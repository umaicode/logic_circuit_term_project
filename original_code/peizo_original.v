==> flow/design.v <==
module piezo(clk, rst, piezo);
input clk, rst;  
output piezo;
reg piezo;
parameter do = 12'd3830;     
parameter rae = 12'd3400;     
parameter mi = 12'd3038;     
parameter fa = 12'd2864;     
parameter sol = 12'd2550;     
parameter la = 12'd2272;     
parameter ti = 12'd2028;     
parameter high_do = 12'd1912;    
reg [11:0] cnt;
wire [11:0] cnt_limit;
assign cnt_limit = rae;
always @(posedge clk)
    if (rst)   cnt = 0;
    else if (cnt >= cnt_limit / 2)
        begin
            piezo = !piezo;
            cnt = 0;
        end
    else
        cnt = cnt + 1;
endmodule
### Tool chain data of piezo

The steps from the RTL of piezo to its reports follow in flow order.
Lines are those of the file above, counted from 1.
Library cell names are shortened.
Not given: n/a

| set-up | value |
|---|---|
| top module | piezo |
| clock input | clk |
| standard-cell library | sky130hd |
| timing corner | tt_025C_1v80 |

### Word level

Source: Yosys, flattened and elaborated, memories not mapped. Widths are those after wreduce. Registers that Yosys merges into a memory's read port (data or address) are not register bits. Print and check cells do not count. Equal cells are merged and count once.

| cells by class | value |
|---|---|
| add/sub/neg operators | 1 |
| $lt $le $gt $ge | 1 |
| bitwise logic cells | 1 |
| reductions and logical operators | 3 |

Operator list:

| kind | count |
|---|---|
| 12-bit by 1-bit adder with 12-bit output (second input constant) | 1 |
| 12-bit by 11-bit greater-or-equal comparator with 1-bit output (second input constant) | 1 |
| 2-bit AND reduction | 1 |
| 2-bit OR reduction | 1 |
| 1-bit inverter | 1 |
| 1-bit logical NOT | 1 |

| bit counts | value |
|---|---|
| bits in registers | 13 |
| output and inout port bits | 1 |

### Logic depth

Depth = most cells in a row (Yosys ltp): at word level without a register or memory, in the mapped netlist without a sequential cell, where the memories' decode and read muxes count.

| depth | value |
|---|---|
| word-level depth | 2 |
| ABC_AREA | 0 |
| mapped depth | 5 |

### Synthesis result

Yosys stat after the flow's synthesis: flattened, memories mapped to cells. It holds for the ABC_AREA given above (unset counts as 0); a run with the other value may have another netlist.
Totals and module areas in this step are rounded.

Cells by type:

| type | count |
|---|---|
| dfxtp_1 | 12 |
| nor2_1 | 13 |
| xor2_1 | 5 |
| xnor2_1 | 4 |
| edfxtp_1 | 1 |
| ha_1 | 2 |
| nand2_1 | 5 |
| inv_1 | 4 |
| nand3_1 | 3 |
| nor4_1 | 2 |
| a311o_2 | 1 |
| buf_6 | 1 |
| and4_1 | 1 |
| and3_2 | 1 |
| o21bai_1 | 1 |
| a31oi_1 | 1 |
| nand4_1 | 1 |
| nor3_1 | 1 |

Other cell types: 2; their cells: 2.

| synthesis totals | value |
|---|---|
| cell count | 61 |
| mapped area | 556.8 sq um |
| flip-flops | 13 |
| buffer cells | 1 |

### Path before layout

OpenSTA on the mapped netlist: ideal clock, no wires. The path of least setup slack (recovery checks aside). Input and output delay are each 20% of the period. Register names are those of the netlist, which keeps one name where synthesis merged equal registers.

| path after synthesis | value |
|---|---|
| kind | register to register |
| start | reg cnt[6] |
| end | reg cnt[9] |
| period | 2.11 ns |
| launch time at the first pin | 0.000 ns |
| data arrival time | 1.303 ns |
| slack | 0.743 ns |
| delay of the path | 1.367 ns |
| stages on the path | 6 |
| period reached after synthesis | 1.367 ns |

"delay of the path" = arrival - input delay + setup time.
"stages on the path": output pins that drive a net of the path, with the launching flip-flop's if there is one; two outputs of one cell count as two.
"period reached after synthesis" is the clock period less the worst setup slack; recovery checks do not enter. This is arithmetic on one report: input and output delays are still those of the set period (20% each).
The rows between start and end are the longest chain of elaborated cells between them; the timing report does not say that the signal goes this way. Where chains are equally long, one stands for them.
A line is the first line of the expression or statement that the cell stems from. Yosys adds cells for indexed reads and writes and turns some case tables into memories.
At most two assigning lines are given for a register; there are more.

| between the ends, after synthesis | value |
|---|---|
| cells stage by stage | dfxtp_1 > nor4_1 > o21bai_1 > a311o_2 > buf_6 > nor2_1 |
| length of the longest elaborated chain | 2 |

Ends and longest elaborated chain, after synthesis:

| item | RTL line | RTL |
|---|---|---|
| start: declaration | 13 | `reg [11:0] cnt;` |
| start: assignment | 17 | `if (rst)   cnt = 0;` |
| start: assignment | 24 | `cnt = cnt + 1;` |
| 12-bit by 11-bit greater-or-equal comparator with 1-bit output | 18 | `else if (cnt >= cnt_limit / 2)` |
| 2-bit OR reduction | n/a |  |
| end: assignment | 17 |  |
| end: assignment | 24 |  |
| end: declaration | 13 |  |

### Worst path after layout

From the final timing report of entry A: the path of least setup slack in the routed layout; clock arrival at registers is part of the times.

| path after layout | value |
|---|---|
| kind | register to register |
| start | reg cnt[6] |
| end | reg cnt[6] |
| period | 1.55 ns |
| launch time at the first pin | 0.27 ns |
| data arrival time | 1.57 ns |
| slack | 0.18 ns |
| stages on the path | 5 |

The rows between start and end are the longest chain of elaborated cells between them; the timing report does not say that the signal goes this way. Where chains are equally long, one stands for them.
At most two assigning lines are given for a register; there are more.

| between the ends, after layout | value |
|---|---|
| cells stage by stage | dfxtp_4 > nor4_4 > o21bai_2 > a311o_2 > nor2_1 |
| length of the longest elaborated chain | 2 |

Ends and longest elaborated chain, after layout:

| item | RTL line | RTL |
|---|---|---|
| start: declaration | 13 | `reg [11:0] cnt;` |
| start: assignment | 17 | `if (rst)   cnt = 0;` |
| start: assignment | 24 | `cnt = cnt + 1;` |
| 12-bit by 11-bit greater-or-equal comparator with 1-bit output | 18 | `else if (cnt >= cnt_limit / 2)` |
| 2-bit OR reduction | n/a |  |
| end: assignment | 17 |  |
| end: assignment | 24 |  |
| end: declaration | 13 |  |

Add stored flow runs of piezo

2 stored runs of piezo in the flow (synthesis by Yosys, layout by OpenROAD, sky130hd cells), in arbitrary order. Constraints: input delay and output delay 20% of the set period each, output load 0.01 pF.
"achieved clock period" is the run's clock period less its worst setup slack. It is reckoned from that one timing run; input and output delays stay at 20% of the period that was set.
"critical setup path time": the worst setup path's part of the clock period (all of it between registers, 20% less for each end at a port) less its slack. A launch clock that arrives late makes it longer, a capture clock that arrives late makes it shorter.
"total power after layout" is the tool's figure for a default switching activity; nothing was simulated.
Values from the reports are rounded here.
Settings: -- = not set for that run.

| stored run | period_ns | SETUP_SLACK_MARGIN | CAP_MARGIN | CORE_MARGIN | CORE_UTILIZATION | SLEW_MARGIN | PLACE_DENSITY_LB_ADDON | CORE_ASPECT_RATIO | CELL_PAD_IN_SITES_GLOBAL_PLACEMENT | ABC_AREA | CTS_CLUSTER_SIZE | MIN_ROUTING_LAYER | synthesized cell area (sq um) | overall die area (sq um) | standard-cell area after routing (sq um) | utilization of the finished layout (%) | worst setup slack after layout (ns) | setup TNS (ns) | final worst hold slack (ns) | total power after layout (µW) | achieved clock period (ns) | critical setup path time (ns) | type of the worst setup path |
|---|---|---|---|---|---|---|---|---|---|---|---|---|---|---|---|---|---|---|---|---|---|---|---|
| entry A | 1.55 | 0.41 | 20 | 2 | 40 | 20 | -- | -- | -- | -- | -- | -- | 556.8 | 1707 | 678.1 | 52.1 | 0.182 | 0.000 | 0.456 | 571.6 | 1.368 | 1.37 | register to register |
| entry B | 2.34 | 0.64 | 25 | 2 | 21 | 0 | 0.14 | 0.89 | 0 | 0 | 48 | met2 | 556.8 | 3080 | 629.4 | 25.1 | 0.823 | 0.000 | 0.482 | 383.9 | 1.517 | 1.52 | register to register |
